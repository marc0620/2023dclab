==> flow/design.v <==
module I2cInitializer(
    input  i_rst_n,
    input  i_clk,
    input  i_start,
    output o_finished,
    output o_sclk,
    inout  o_sdat,
    output o_oen,
    output o_state
);
localparam data_bytes = 30;
localparam [data_bytes * 8-1: 0] setup_data = {
    24'b00110100_000_1001_0_0000_0001,
    24'b00110100_000_1000_0_0001_1001,
    24'b00110100_000_0111_0_0100_0010,
    24'b00110100_000_0110_0_0000_0000,
    24'b00110100_000_0101_0_0000_0000,
    24'b00110100_000_0100_0_0001_0101,
    24'b00110100_000_0011_0_0111_1001,
    24'b00110100_000_0010_0_0111_1001,
    24'b00110100_000_0001_0_1001_0111,
    24'b00110100_000_0000_0_1001_0111
};
localparam S_IDLE = 0;
localparam S_READY = 1;
localparam S_PROC = 2;
localparam S_FIN1 = 3;
localparam S_FIN2 = 4;
localparam S_FIN3 = 5;
localparam S_FIN4 = 6;
localparam SCLK_READY = 0;
localparam SCLK_OUTPUT = 1;
localparam SCLK_MOD = 2;
logic [2:0] state,state_nxt;
logic [2:0] sclk_S, sclk_Snxt;
logic [data_bytes * 8 - 1: 0] data, data_nxt;
logic oen;
logic sdat, sdat_nxt;
logic sclk, sclk_nxt;
logic finish, finish_nxt;
logic [4:0] ctr1, ctr1_nxt;  
logic [4:0] ctr2, ctr2_nxt;  
assign o_finished = finish;
assign o_sclk = sclk;
assign o_sdat = oen? sdat: 1'bz;
assign o_oen = oen;
assign o_state = ~o_finished & (state>=S_READY);
always_comb begin
	state_nxt = state;
		data_nxt = data;
		sdat_nxt = sdat;
		sclk_nxt = sclk;
		sclk_Snxt = sclk_S;
		finish_nxt = 0;
		oen = 1;
		ctr1_nxt = 0;
		ctr2_nxt = 0;
	case(state)
		S_IDLE: begin
			if(i_start) begin
				state_nxt = S_READY;
				data_nxt = setup_data;
				sclk_nxt = 1;
				sdat_nxt = 0;
				sclk_Snxt = SCLK_READY;
			end
			else begin
				state_nxt = state;
				data_nxt = data;
				sdat_nxt = sdat;
				sclk_nxt = sclk;
				sclk_Snxt = sclk_S;
			end
			finish_nxt = 0;
			oen = 1;
			ctr1_nxt = 0;
			ctr2_nxt = 0;
		end
		S_READY: begin
			state_nxt = S_PROC;
			data_nxt = data << 1;
			sdat_nxt = data[data_bytes * 8 - 1];
			sclk_nxt = 0;
			sclk_Snxt = SCLK_READY;
			finish_nxt = finish;
			oen = 1;
			ctr1_nxt = 0;
			ctr2_nxt = 0;
		end
		S_PROC: begin
			if(ctr1<5'd3) begin
				case(sclk_S)
					SCLK_READY: begin
						ctr2_nxt = ctr2;
						ctr1_nxt = ctr1;
						sdat_nxt = sdat;
						sclk_nxt = 1;
						sclk_Snxt = SCLK_OUTPUT;
						data_nxt = data;
					end
					SCLK_OUTPUT: begin
						ctr2_nxt = ctr2;
						ctr1_nxt = ctr1;
						sdat_nxt = sdat;
						sclk_nxt = 0;
						sclk_Snxt = SCLK_MOD;
						data_nxt = data;
					end
					SCLK_MOD: begin
						ctr2_nxt = (ctr2==5'd8)? 0:ctr2 + 5'd1;
						ctr1_nxt = (ctr2==5'd8)? ctr1+5'd1:ctr1;
						sdat_nxt = data[data_bytes * 8 - 1];
						sclk_nxt = 0;
						sclk_Snxt = SCLK_READY;
						data_nxt = (ctr2==5'd7)? data: ((ctr2==5'd8)&&(ctr1==5'd2))? data: data << 1;
					end
				endcase
				oen = (ctr2==5'd8)? 0:1;
				state_nxt = state;
				finish_nxt = 0;
			end
			else begin
				ctr2_nxt = 0;
				ctr1_nxt = 0;
				sdat_nxt = 0;
				sclk_nxt = 1;
				sclk_Snxt = SCLK_READY;
				data_nxt = data;
				oen = 1;
				state_nxt = S_FIN1;
				finish_nxt = 0;
			end
		end
		S_FIN1: begin
			ctr2_nxt = 0;
			ctr1_nxt = 0;
			sdat_nxt = 1;
			sclk_nxt = 1;
			sclk_Snxt = SCLK_READY;
			data_nxt = data;
			oen = 1;
			state_nxt = S_FIN2;
			finish_nxt = 0;
		end
		S_FIN2: begin
			ctr2_nxt = 0;
			ctr1_nxt = 0;
			sdat_nxt = 0;
			sclk_nxt = 1;
			sclk_Snxt = SCLK_READY;
			data_nxt = data;
			oen = 1;
			state_nxt = S_FIN3;
			finish_nxt = 0;
		end
		S_FIN3: begin
			ctr2_nxt = 0;
			ctr1_nxt = 0;
			sdat_nxt = 0;
			sclk_nxt = 0;
			sclk_Snxt = SCLK_READY;
			data_nxt = data;
			oen = 1;
			state_nxt = S_FIN4;
			finish_nxt = 0;
		end
		S_FIN4: begin
			if(data!=240'd0) begin
				state_nxt = S_PROC;
				data_nxt = data << 1;
				sdat_nxt = data[data_bytes * 8 - 1];
				sclk_nxt = 0;
				sclk_Snxt = SCLK_READY;
				finish_nxt = 0;
				oen = 1;
				ctr1_nxt = 0;
				ctr2_nxt = 0;
			end
			else begin
				state_nxt = S_FIN4;
				data_nxt = data;
				sdat_nxt = 0;
				sclk_nxt = 0;
				sclk_Snxt = SCLK_READY;  
				finish_nxt = 1;
				oen = 1;
				ctr1_nxt = 0;
				ctr2_nxt = 0;
			end
		end
		default: begin
			state_nxt = state;
			data_nxt = data;
			sdat_nxt = sdat;
			sclk_nxt = sclk;
			sclk_Snxt = sclk_S;
			finish_nxt = 0;
			oen = 1;
			ctr1_nxt = 0;
			ctr2_nxt = 0;
		end
	endcase
end
always_ff @(posedge i_clk or negedge i_rst_n) begin
	if(~i_rst_n) begin
		state <= S_IDLE;
		data <= setup_data;
		ctr1 <= 0;
		ctr2 <= 0;
		sdat <= 1;
		sclk <= 1;
		sclk_S <= SCLK_MOD;
		finish <= 0;
	end else begin
		state <= state_nxt;
		data <= data_nxt;
		ctr1 <= ctr1_nxt;
		ctr2 <= ctr2_nxt;
		sdat <= sdat_nxt;
		sclk <= sclk_nxt;
		sclk_S <= sclk_Snxt;
		finish <= finish_nxt;
	end
end
endmodule
Step by step through the tools: I2cInitializer
Tool output for the design above, in the order of the flow.
Line numbers count from 1 in the design file above.
Operators: Yosys type, input widths -> output width; for muxes data width and select width s.
Cell names lack the library's common part.
{"block": "inputs", "design": "I2cInitializer", "clk_port": "i_clk", "lib": "sky130hd", "lib_corner": "tt_025C_1v80"}

After elaboration
Counts by Yosys on the flattened word-level netlist (proc, flatten, opt, wreduce; memories kept). Register bits leave out memories and registers merged into their read ports (data or address). Print and check cells are left out. Cells with the same type and inputs are merged into one.
{"block": "classes", "cmp": 2, "bitwise": 2, "n_eq": 23, "addsub": 2, "n_reduce_logical": 21, "muxes": 38}
{"block": "ops", "cell": "$mux 240", "count": 6}
{"block": "ops", "cell": "$pmux 240 s4", "count": 1}
{"block": "ops", "cell": "$reduce_bool 240->1", "count": 1}
{"block": "ops", "cell": "$mux 5", "count": 6}
{"block": "ops", "cell": "$pmux 3 s7", "count": 1}
{"block": "ops", "cell": "$pmux 5 s2", "count": 2}
{"block": "ops", "cell": "$pmux 3 s3", "count": 2}
{"block": "ops", "cell": "$mux 3", "count": 5}
{"block": "ops", "cell": "$ne 2x2->1 const B", "count": 7}
{"block": "ops", "cell": "$reduce_and 3->1", "count": 4}
{"block": "ops", "cell": "$mux 1", "count": 11}
{"block": "ops", "cell": "$add 5x1->5 const B", "count": 2}
{"block": "ops", "cell": "$eq 3x2->1 const B", "count": 3}
{"block": "ops", "cell": "$eq 3x3->1 const B", "count": 3}
{"block": "ops", "cell": "$reduce_or 2->1", "count": 4}
{"block": "ops", "cell": "$ne 4x4->1 const B", "count": 2}
{"block": "ops", "cell": "$reduce_bool 4->1", "count": 2}
{"block": "ops", "cell": "$reduce_and 7->1", "count": 1}
{"block": "ops", "cell": "$reduce_bool 7->1", "count": 1}
{"block": "ops", "cell": "$eq 3x1->1 const B", "count": 2}
{"block": "ops", "cell": "$ne 3x3->1 const B", "count": 2}
{"block": "ops", "cell": "$logic_not 3->1", "count": 2}
{"block": "ops", "cell": "$reduce_bool 6->1", "count": 1}
{"block": "ops", "cell": "$pmux 1 s6", "count": 1}
{"block": "ops", "cell": "$lt 5x2->1 const B", "count": 1}
{"block": "ops", "cell": "$eq 5x2->1 const B", "count": 1}
{"block": "ops", "cell": "$eq 5x3->1 const B", "count": 1}
{"block": "ops", "cell": "$eq 5x4->1 const B", "count": 1}
Not listed: further kinds 11, cells in them 12.
{"block": "bits", "output_inout_bits": 5, "reg_bits": 259, "elab_cells": 96, "input_bits": 3}

Depth
Yosys ltp: most cells in a row. Word level: on the elaborated netlist, between registers, memories and ports. Mapped: between sequential cells and ports; inverters and the memories' decode and read muxes count.
{"block": "logic_depth", "word_depth": 7, "ABC_AREA": 1, "ltp_mapped": 13, "ltp_nobuf": 11}

Mapped cells and area
Yosys stat after the flow's synthesis: flattened, memories mapped to cells. It holds for the ABC_AREA given above (unset counts as 0); a run with the other value may have another netlist.
The area totals of this step are shown rounded.
{"block": "synth_totals", "seqArea_um2": 6680, "ffs": 263, "mapped_area_um2": 13200, "buf_cells": 104, "cell_count": 1825}
{"block": "by_type", "type": "dfrtp_1", "count": 185, "type_area_um2": 4629.44}
{"block": "by_type", "type": "nand2_1", "count": 570, "type_area_um2": 2.14E+03}
{"block": "by_type", "type": "dfstp_2", "count": 78, "type_area_um2": 2.05E+03}
{"block": "by_type", "type": "nand3_1", "count": 266, "type_area_um2": 1.33E+03}
{"block": "by_type", "type": "nor2_1", "count": 318, "type_area_um2": 1.19E+03}
{"block": "by_type", "type": "inv_1", "count": 197, "type_area_um2": 739.459}
{"block": "by_type", "type": "or2_2", "count": 65, "type_area_um2": 406.64}
{"block": "by_type", "type": "buf_2", "count": 44, "type_area_um2": 220.211}
{"block": "by_type", "type": "clkbuf_1", "count": 55, "type_area_um2": 206.448}
{"block": "by_type", "type": "o21ai_0", "count": 11, "type_area_um2": 55.053}
{"block": "by_type", "type": "ha_1", "count": 4, "type_area_um2": 50.048}
{"block": "by_type", "type": "a21oi_1", "count": 6, "type_area_um2": 30.029}
{"block": "by_type", "type": "o22ai_1", "count": 4, "type_area_um2": 25.024}
{"block": "by_type", "type": "nor3_1", "count": 4, "type_area_um2": 20.019}
{"block": "by_type", "type": "buf_4", "count": 2, "type_area_um2": 15.014}
{"block": "by_type", "type": "o31ai_1", "count": 2, "type_area_um2": 15.014}
{"block": "by_type", "type": "nand4_1", "count": 2, "type_area_um2": 12.512}
{"block": "by_type", "type": "buf_1", "count": 3, "type_area_um2": 11.261}
Not listed: further types 8, cells in them 9.

Path before layout
OpenSTA on the mapped netlist: ideal clock, no wires. The path of least setup slack (recovery checks aside). Input and output delay are each 20% of the period. Register names are those of the netlist, which keeps one name where synthesis merged equal registers.
{"block": "synth_path", "path_kind": "register -> output", "startpoint": "register state", "endpoint": "output o_state", "path_slack_ns": 0.755, "out_delay_ns": 0.516, "path_buffers": 1, "delay_ns": 1.309, "launch_ns": 0.000, "clock_period_ns": 2.58, "t_arrival_ns": 1.309, "driving_pins": 9, "required_ns": 2.064, "synth_period_reached_ns": 1.825}
"delay_ns" = arrival - input delay + setup time.
At an output port there is no setup time.
"driving_pins" counts driving pins, that of a launching flip-flop among them; a cell with two outputs on the path counts twice.
"synth_period_reached_ns" is the clock period less the worst setup slack; recovery checks do not enter. This is arithmetic on one report: input and output delays are still those of the set period (20% each).
An end named without its bit number is one bit of that signal or, where synthesis recoded a state register, one of its new flip-flops.
The rows between start and end are the longest chain of elaborated cells between them; the timing report does not say that the signal goes this way. Where chains are equally long, one stands for them.
Each line given opens the expression or statement behind the cell; cells for indexed reads and writes are added by Yosys, which also makes memories of some case tables.
{"block": "synth_via", "cell_sequence": "dfrtp_1 nor2_1 inv_2 nor2_2 inv_2 clkbuf_1 nor2_1 or2_2 inv_1", "elab_chain_len": 2, "cone_cells": 2, "cone_lines": 1, "classes_between": "1 x compare; 1 x logic"}
{"block": "synth_rtl", "element": "start, declared", "line": 34, "source": "logic [2:0] state,state_nxt;"}
{"block": "synth_rtl", "element": "start, assigned", "line": 206, "source": "state <= S_IDLE;"}
{"block": "synth_rtl", "element": "start, assigned", "line": 215, "source": "state <= state_nxt;"}
{"block": "synth_rtl", "element": "$ge 3x1->1", "line": 47, "source": "assign o_state = ~o_finished & (state>=S_READY);"}
{"block": "synth_rtl", "element": "$and 1x1->1", "line": 47}
{"block": "synth_rtl", "element": "end, declared", "line": 9, "source": "output o_state"}

Path in the finished layout
Path of least setup slack in the final report of job 1 (OpenROAD, finished layout, wires in). Where an end is a register, its clock arrival counts in the times.
{"block": "layout_path", "path_kind": "register -> output", "startpoint": "register state", "endpoint": "output o_state", "path_buffers": 1, "t_arrival_ns": 2.46, "path_slack_ns": 0.20, "clock_period_ns": 3.33, "driving_pins": 9, "launch_ns": 0.50, "required_ns": 2.66, "out_delay_ns": 0.67}
An end named without its bit number is one bit of that signal or, where synthesis recoded a state register, one of its new flip-flops.
The rows between start and end are the longest chain of elaborated cells between them; the timing report does not say that the signal goes this way. Where chains are equally long, one stands for them.
{"block": "layout_via", "cell_sequence": "dfrtp_1 nor2_1 inv_2 nor2_4 inv_2 nor2_1 or2_2 inv_1 clkdlybuf4s50_1", "elab_chain_len": 2, "cone_cells": 2, "cone_lines": 1, "classes_between": "1 x compare; 1 x logic"}
{"block": "layout_rtl", "element": "start, declared", "line": 34, "source": "logic [2:0] state,state_nxt;"}
{"block": "layout_rtl", "element": "start, assigned", "line": 206, "source": "state <= S_IDLE;"}
{"block": "layout_rtl", "element": "start, assigned", "line": 215, "source": "state <= state_nxt;"}
{"block": "layout_rtl", "element": "$ge 3x1->1", "line": 47, "source": "assign o_state = ~o_finished & (state>=S_READY);"}
{"block": "layout_rtl", "element": "$and 1x1->1", "line": 47}
{"block": "layout_rtl", "element": "end, declared", "line": 9, "source": "output o_state"}

Measured results for I2cInitializer: 2 stored runs of the Yosys and OpenROAD flow on sky130hd. The settings differ; the order carries no meaning. The constraints put input and output delay at 20% of the set period each and load the outputs with 0.01 pF.
"critical_path_time_ns" is the time allowed to the run's worst setup path (the clock period less input and output delay, where it has them) less its slack. Clock arrival times count: a late capture clock shortens it, a late launch clock lengthens it.
By "totalPower_mw" is meant OpenSTA's value without simulated activity: inputs other than the clock are taken to toggle once in ten clock periods, and the tool carries that through the logic.
Results are given in rounded form.

Job 1
==> flow/run.sh <==
#!/bin/bash
# the make line also repeats the synthesis and layout settings of config.mk as NAME=value (left out here)
make -C /OpenROAD-flow-scripts/flow DESIGN_CONFIG=/design/flow/config.mk WORK_HOME=/design/flow/orfs CLKGATE_MAP_FILE= finish
==> flow/config.mk <==
export PLATFORM = sky130hd
export DESIGN_NAME = I2cInitializer
export DESIGN_NICKNAME = I2cInitializer
export VERILOG_FILES = /design/flow/design.v
export SDC_FILE = /design/flow/constraint.sdc
export NUM_CORES = 4
export LEC_CHECK = 0
export ABC_AREA = 1
export CAP_MARGIN = 20
export CELL_PAD_IN_SITES_DETAIL_PLACEMENT = 2
export CORE_MARGIN = 2
export CORE_UTILIZATION = 32
export CTS_CLUSTER_DIAMETER = 113
export CTS_CLUSTER_SIZE = 76
export MIN_ROUTING_LAYER = met1
export PLACE_DENSITY_LB_ADDON = 0.16
export SETUP_SLACK_MARGIN = 0.03
export SLEW_MARGIN = 40
==> flow/constraint.sdc <==
create_clock -name core_clock -period 3.33 [get_ports {i_clk}]
set_input_delay 0.6660 -clock core_clock [delete_from_list [all_inputs] [get_ports {i_clk}]]
set_output_delay 0.6660 -clock core_clock [all_outputs]
set_load 0.01 [all_outputs]

==> results of job 1, as JSON <==
{
  "tns_setup_ns": 0.000,
  "totalPower_mw": 9.62,
  "setup_ws_ns": 0.204,
  "critical_path_time_ns": 2.46,
  "worst_setup_path_type": "register -> output",
  "die_um2": 42900,
  "final_cell_area_um2": 14300,
  "synthesis_area_um2": 13200
}

Job 2
==> flow/run.sh <==
#!/bin/bash
# the make line also repeats the synthesis and layout settings of config.mk as NAME=value (left out here)
make -C /OpenROAD-flow-scripts/flow DESIGN_CONFIG=/design/flow/config.mk WORK_HOME=/design/flow/orfs CLKGATE_MAP_FILE= finish
==> flow/config.mk <==
export PLATFORM = sky130hd
export DESIGN_NAME = I2cInitializer
export DESIGN_NICKNAME = I2cInitializer
export VERILOG_FILES = /design/flow/design.v
export SDC_FILE = /design/flow/constraint.sdc
export NUM_CORES = 4
export LEC_CHECK = 0
export CAP_MARGIN = 20
export CELL_PAD_IN_SITES_DETAIL_PLACEMENT = 0
export CELL_PAD_IN_SITES_GLOBAL_PLACEMENT = 2
export CORE_ASPECT_RATIO = 1.06
export CORE_MARGIN = 2
export CORE_UTILIZATION = 27
export MAX_ROUTING_LAYER = met4
export MIN_ROUTING_LAYER = met1
export PLACE_DENSITY_LB_ADDON = 0.11
export SLEW_MARGIN = 20
==> flow/constraint.sdc <==
create_clock -name core_clock -period 2.21 [get_ports {i_clk}]
set_input_delay 0.4420 -clock core_clock [delete_from_list [all_inputs] [get_ports {i_clk}]]
set_output_delay 0.4420 -clock core_clock [all_outputs]
set_load 0.01 [all_outputs]

==> results of job 2, as JSON <==
{
  "tns_setup_ns": -14.7,
  "totalPower_mw": 19.0,
  "setup_ws_ns": -0.241,
  "critical_path_time_ns": 2.45,
  "worst_setup_path_type": "register -> register",
  "die_um2": 46600,
  "final_cell_area_um2": 16000,
  "synthesis_area_um2": 12100
}
